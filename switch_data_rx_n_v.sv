==> flow/design.v <==
package mux_header;
	parameter LENGHT_RAM = 131072;  
	parameter LENGHT_RAM_Rx = 12288;
	parameter WIDTH_RAM = 32;
	parameter RANG_RAM = 31;
	parameter MSB_RAM = 31;
	parameter MSB_CNT_DATA = 19;
	parameter RANG_RAM_RX = 29;
	parameter RANG_CNT_TX = 31;
	parameter MSB_LENGHT_REG_BRAM_CNT = 24;
	parameter LENGHT_CNT_RX = 24;
	parameter LAST_TACT_DATA_IN_N = 28;
	parameter LAST_TACT_DATA_IN_V = 24;
	parameter CNT_VSK_PACK = 16;
    parameter MSB_ADDR_VSK = 16;
    parameter BIT_ONCE_VSK = 6;
    parameter BIT_ONCE_NSK = 7;
	parameter MSB_RAM_RX_WIDTH = 19; 
	parameter MSB_RAM_TX_WIDTH = 12;
	parameter LENGHT_BRAM_NSK = 2048;
	parameter LENGHT_BRAM_VSK = 131072;
	parameter CODE_NSK = 36000;
	parameter CODE_VSK = 6;
	parameter NULL 	= 0;
	parameter ONE 	= 1;
	parameter TWO 	= 2;
	parameter THREE = 3;
	parameter FOUR 	= 4;
	parameter FIVE 	= 5;
	parameter SIX 	= 6;
	parameter SEVEN	= 7;
	parameter IEGHT	= 8;
	parameter NINE	= 9;
	parameter TEN = 10;
	parameter LIMIT_VSK_IN = 1024;
	parameter LIMIT_NSK_IN = 512;
	parameter WINDOW_CUT = 511;
	parameter WINDOW_CUT_0_5 = 255;
endpackage: mux_header
import mux_header::*;  
module switch_data_rx_n_v
(
	input	clk_15_o,
	input				end_data,
	input				data_std,
	input [ONE: NULL]	vsk_rate,
	input			dcod_start_v_i_ram,  
	input			dcod_data_v_i_ram,  
	input			dcod_start_n_i_ram,  
	input			dcod_data_n_i_ram,  
	input 					cod_ce_n_in,
	input					cod_ce_v_in,
	input					dcod_start_v_in,
	input					dcod_start_n_in,
	input	[FIVE: NULL]	dcod_data_v_in,
	input	[THREE: NULL]	dcod_data_n_in,
	output 					cod_ce_n_ram,
	output					cod_ce_v_ram,
	output 					cod_ce_n_out,
	output					cod_ce_v_out,
	output					dcod_start_v_out,
	output					dcod_start_n_out,
	output	[FIVE: NULL]	dcod_data_v_out,
	output	[THREE: NULL]	dcod_data_n_out
);
    logic					dcod_start_v_ram;
    logic                    dcod_start_n_ram;
    logic    [FIVE: NULL]    dcod_data_v_ram;
    logic    [THREE: NULL]    dcod_data_n_ram;
	assign cod_ce_n_out = _cod_ce_n_out;
	assign cod_ce_v_out = _cod_ce_v_out;
	assign dcod_start_v_out = _dcod_start_v_out;
	assign dcod_start_n_out = _dcod_start_n_out;
	assign dcod_data_v_out = _dcod_data_v_out;
	assign dcod_data_n_out = _dcod_data_n_out;
	logic _cod_ce_n_out, _cod_ce_v_out, _dcod_start_v_out, _dcod_start_n_out;
	logic [FIVE:NULL] _dcod_data_v_out;
	logic [THREE: NULL] _dcod_data_n_out;
	logic bb_ce_3_75M, bb_ce_7_5M;
	logic [ONE: NULL] bb_ce_3_75M_cntr;
	assign bb_cod_ce_v_i_ram = (vsk_rate[ONE: NULL] == TWO) ? bb_ce_3_75M : (vsk_rate[ONE: NULL] == ONE) ? bb_ce_7_5M : ONE;
	logic [ONE: NULL] _end_data;
	always @(posedge clk_15_o) begin
	   _end_data <= {_end_data [NULL], end_data};
	   _cod_ce_n_out 	<= (data_std == ONE && _end_data [ONE] == NULL)  ? cod_ce_n_ram 		: cod_ce_n_in;
       _cod_ce_v_out     <= (data_std == ONE && _end_data [ONE] == NULL)    ? cod_ce_v_ram         : cod_ce_v_in;
       _dcod_start_v_out    <= (data_std == ONE && _end_data [ONE] == NULL)    ? dcod_start_v_ram     : dcod_start_v_in; 
       _dcod_start_n_out    <= (data_std == ONE && _end_data [ONE] == NULL)    ? dcod_start_n_ram     : dcod_start_n_in;
       _dcod_data_v_out     <= (data_std == ONE && _end_data [ONE] == NULL)    ? dcod_data_v_ram     : dcod_data_v_in;
       _dcod_data_n_out     <= (data_std == ONE && _end_data [ONE] == NULL)    ? dcod_data_n_ram     : dcod_data_n_in;
	end   
	always @(posedge clk_15_o) 
		if (data_std == ONE) begin
			bb_ce_3_75M_cntr <= bb_ce_3_75M_cntr + ONE;
			if (bb_ce_3_75M_cntr[ONE: NULL] == NULL) 
				bb_ce_3_75M <= ONE;
			else 
				bb_ce_3_75M <= NULL;
			if (bb_ce_3_75M_cntr[NULL] == NULL) 
				bb_ce_7_5M <= ONE;
			else 
				bb_ce_7_5M <= NULL;
		end
	logic dcod_start_v_i_d_ram;
	logic [FIVE: NULL] dcod_data_v_i_d_ram;
	always @(posedge clk_15_o) begin  
		if (data_std == ONE && bb_cod_ce_v_i_ram == ONE) begin
			dcod_start_v_i_d_ram 	<= dcod_start_v_i_ram;  
			dcod_data_v_i_d_ram 	<= dcod_data_v_i_ram;  
		end
	end
	logic we_data_ram;  
	always @(posedge clk_15_o)  
		if (data_std == ONE && we_data_ram == ONE && bb_cod_ce_n_i_ram == ONE) begin
			dcod_start_n_ram 	<= dcod_start_n_i_ram;  
			dcod_data_n_ram 	<= dcod_data_n_i_ram;  
		end
	logic bb_cod_ce_n_i_ram, bb_cod_ce_v_i_ram, cod_ce_n_ram, cod_ce_v_ram;
	always @(posedge clk_15_o) 
		if (data_std == ONE) begin
			dcod_start_v_ram 	<= dcod_start_v_i_d_ram;
			dcod_data_v_ram 	<= dcod_data_v_i_d_ram;
			cod_ce_n_ram 		<= bb_cod_ce_n_i_ram;  
			cod_ce_v_ram		<= bb_cod_ce_v_i_ram;
		end
	logic [IEGHT: NULL] bb_cod_ce_n_cntr;
	always @(posedge clk_15_o) 
		if (data_std == ONE) begin
			if (bb_cod_ce_n_cntr == NULL) bb_cod_ce_n_cntr <= WINDOW_CUT; else bb_cod_ce_n_cntr <= bb_cod_ce_n_cntr - ONE;
			if (bb_cod_ce_n_cntr == NULL) bb_cod_ce_n_i_ram <= ONE; else bb_cod_ce_n_i_ram <= NULL;  
			if (bb_cod_ce_n_cntr == WINDOW_CUT_0_5) we_data_ram <= ONE; else we_data_ram <= NULL;  
		end
endmodule
# Reports on switch_data_rx_n_v
# Tool output for the design above, in the order of the flow.
# Line numbers count from 1 in the design file above.
# Operators carry their Yosys type and port widths (W data, S select, Z words).
# Cell names lack the library's common part.
# A cell with n/a has no value.
[inputs]
design = "switch_data_rx_n_v"
clock = "clk_15_o"
lib = "sky130hd"
pvt_corner = "tt_025C_1v80"

# Elaborated design
# Yosys after proc, flatten, opt, wreduce and memory -nomap, before mapping. Enables and synchronous resets that opt folds into registers are not counted as muxes. Memory bits, and registers merged into a memory's read port (data or address), are not among the register bits. Print and check cells are not counted. Equal cells are merged and count once.
[classes]
n_addsub = 2
equal = 3
mux = 12
bitwise = 1
n_reduce_logical = 6
[op_table]
columns = ["operator", "n"]
rows = [
  ["$mux W1", 12],
  ["$sub A9 B1 Y9 const B", 1],
  ["$eq A9 B8 Y1 const B", 1],
  ["$logic_not A9 Y1", 1],
  ["$logic_and A1 B1 Y1", 4],
  ["$add A2 B1 Y2 const B", 1],
  ["$eq A2 B1 Y1 const B", 1],
  ["$eq A2 B2 Y1 const B", 1],
  ["$logic_not A2 Y1", 1],
  ["$not A1 Y1", 1],
]
[word_totals]
register_bits = 39
wordCells = 47

# Longest topological paths
# Longest topological path by Yosys (ltp), each cell counted once; first at word level (registers and memories cut), then after technology mapping (sequential cells cut; the memories' decode and read muxes count).
[depth]
depth_word = 4
abc_area = 0
depth_mapped = 5

# After synthesis
# Source: synth_stat.txt of the flow (Yosys; design flattened, memories mapped). It holds for the ABC_AREA given above (unset counts as 0); a run with the other value may have another netlist.
# The area totals of this step are shown rounded.
[by_type]
columns = ["type", "n", "area_total_um2"]
rows = [
  ["edfxtp_1", 22, 660.634],
  ["dfxtp_1", 16, 320.307],
  ["mux2_2", 6, 67.565],
  ["and2_1", 9, 56.304],
  ["ha_1", 3, 37.536],
  ["inv_1", 7, 26.275],
  ["nor2_1", 7, 26.275],
  ["nor4_4", 1, 21.27],
  ["xor2_1", 2, 17.517],
  ["nand2_1", 4, 15.014],
  ["nor4b_2", 1, 15.014],
  ["or4b_4", 1, 13.763],
  ["and3_1", 2, 12.512],
  ["nand4_1", 2, 12.512],
  ["buf_6", 1, 11.261],
  ["a21oi_1", 2, 10.01],
  ["nand3_1", 2, 10.01],
  ["nor3_1", 2, 10.01],
]
# Other cell types: 10; their cells: 10.
[synth_totals]
mapped_cells = 100
mapped_area_um2 = 1420
flip_flops = 38
buffers = 2

# Worst setup path after synthesis
# OpenSTA on the mapped netlist: ideal clock, no wires. The path of least setup slack (recovery checks aside). Input and output delay are each 20% of the period. Register names are those of the netlist, which keeps one name where synthesis merged equal registers.
[synth_path]
path_type = "register to register"
from = "reg bb_cod_ce_n_cntr[0]"
to = "reg bb_cod_ce_n_cntr[8]"
period_ns = 1.94
setup_ns = 0.260
launch_ns = 0.000
arrival_ns = 1.415
t_required_ns = 1.680
path_slack_ns = 0.266
delay_ns = 1.675
path_stages = 6
synth_period_reached_ns = 1.674
# "delay_ns" is the arrival time less input delay plus setup time.
# "path_stages" counts driving pins, that of a launching flip-flop among them; a cell with two outputs on the path counts twice.
# "synth_period_reached_ns" = period - worst setup slack (recovery checks aside). The figure is calculated, with input and output delays left at 20% of the set period.
# Between the ends stands the longest chain of elaborated cells between them, by number of cells; it is not shown to be the way that was timed. Of several equally long chains one is given.
# A line is the first line of the expression or statement that the cell stems from. Yosys adds cells for indexed reads and writes and turns some case tables into memories.
[synth_between]
path_cell_list = "edfxtp_1 -> inv_1 -> ha_1 -> or4b_4 -> nor4_4 -> xnor2_1"
elab_chain_len = 1
cone_cells = 2
[synth_lines]
columns = ["element", "line", "rtl"]
rows = [
  ["start, declared", 126, "logic [IEGHT: NULL] bb_cod_ce_n_cntr;"],
  ["start, assigned", 129, "if (bb_cod_ce_n_cntr == NULL) bb_cod_ce_n_cntr <= WINDOW_CUT; else bb_cod_ce_n_cntr <= bb_cod_ce_n_cntr - ONE;"],
  ["$sub A9 B1 Y9", 129, ""],
  ["end, assigned", 129, ""],
  ["end, declared", 126, ""],
]

# Path in the finished layout
# Path of least setup slack in the final report of entry B (OpenROAD, finished layout, wires in). Where an end is a register, its clock arrival counts in the times.
[layout_path]
path_type = "register to register"
from = "reg bb_cod_ce_n_cntr[0]"
to = "reg bb_cod_ce_n_cntr[8]"
period_ns = 1.97
setup_ns = 0.23
launch_ns = 0.33
arrival_ns = 1.75
t_required_ns = 2.07
path_slack_ns = 0.32
path_stages = 6
# Between the ends stands the longest chain of elaborated cells between them, by number of cells; it is not shown to be the way that was timed. Of several equally long chains one is given.
[layout_between]
path_cell_list = "edfxtp_1 -> inv_2 -> ha_4 -> or4b_4 -> nor4_4 -> xnor2_1"
elab_chain_len = 1
cone_cells = 2
[layout_lines]
columns = ["element", "line", "rtl"]
rows = [
  ["start, declared", 126, "logic [IEGHT: NULL] bb_cod_ce_n_cntr;"],
  ["start, assigned", 129, "if (bb_cod_ce_n_cntr == NULL) bb_cod_ce_n_cntr <= WINDOW_CUT; else bb_cod_ce_n_cntr <= bb_cod_ce_n_cntr - ONE;"],
  ["$sub A9 B1 Y9", 129, ""],
  ["end, assigned", 129, ""],
  ["end, declared", 126, ""],
]

# Settings and measured results of 2 stored flow runs for module switch_data_rx_n_v (sky130hd), not sorted in any way. The constraints put input and output delay at 20% of the set period each and load the outputs with 0.01 pF.
# "achieved_period_ns" = clock period - worst setup slack. The figure is calculated, with input and output delays left at 20% of the set period.
# "worst_path_ns" is the time allowed to the run's worst setup path (the clock period less input and output delay, where it has them) less its slack. Clock arrival times count: a late capture clock shortens it, a late launch clock lengthens it.
# "power_total_mw" is the tool's figure for a default switching activity; nothing was simulated.
# Values from the reports are rounded here.

[[run]]
name = "entry A"
[run.settings]
period_ns = 1.11
CORE_UTILIZATION = 37
SETUP_SLACK_MARGIN = 0.26
PLACE_DENSITY_LB_ADDON = 0.22
CELL_PAD_IN_SITES_DETAIL_PLACEMENT = 2
TNS_END_PERCENT = 85
GPL_TIMING_DRIVEN = 1
GPL_ROUTABILITY_DRIVEN = 0
CTS_CLUSTER_DIAMETER = 123
CAP_MARGIN = 0
SLEW_MARGIN = 25
MIN_ROUTING_LAYER = "met1"
CORE_MARGIN = 2
[run.results]
outcome = "no results, routing failed with DPL-0033"

[[run]]
name = "entry B"
[run.settings]
period_ns = 1.97
SETUP_SLACK_MARGIN = 0.31
CAP_MARGIN = 20
CORE_MARGIN = 2
CORE_UTILIZATION = 40
SLEW_MARGIN = 20
[run.results]
post_route_util_pct = 59.8
timing.setup.ws_ns = 0.324
tns_ns = 0.000
hold_ws_ns = 0.340
synth_area_um2 = 1420
finish.stdcell_area_um2 = 2010
die_area_um2 = 4030
worst_path_ns = 1.65
critical_path_kind = "register to register"
power_total_mw = 1.72
achieved_period_ns = 1.646
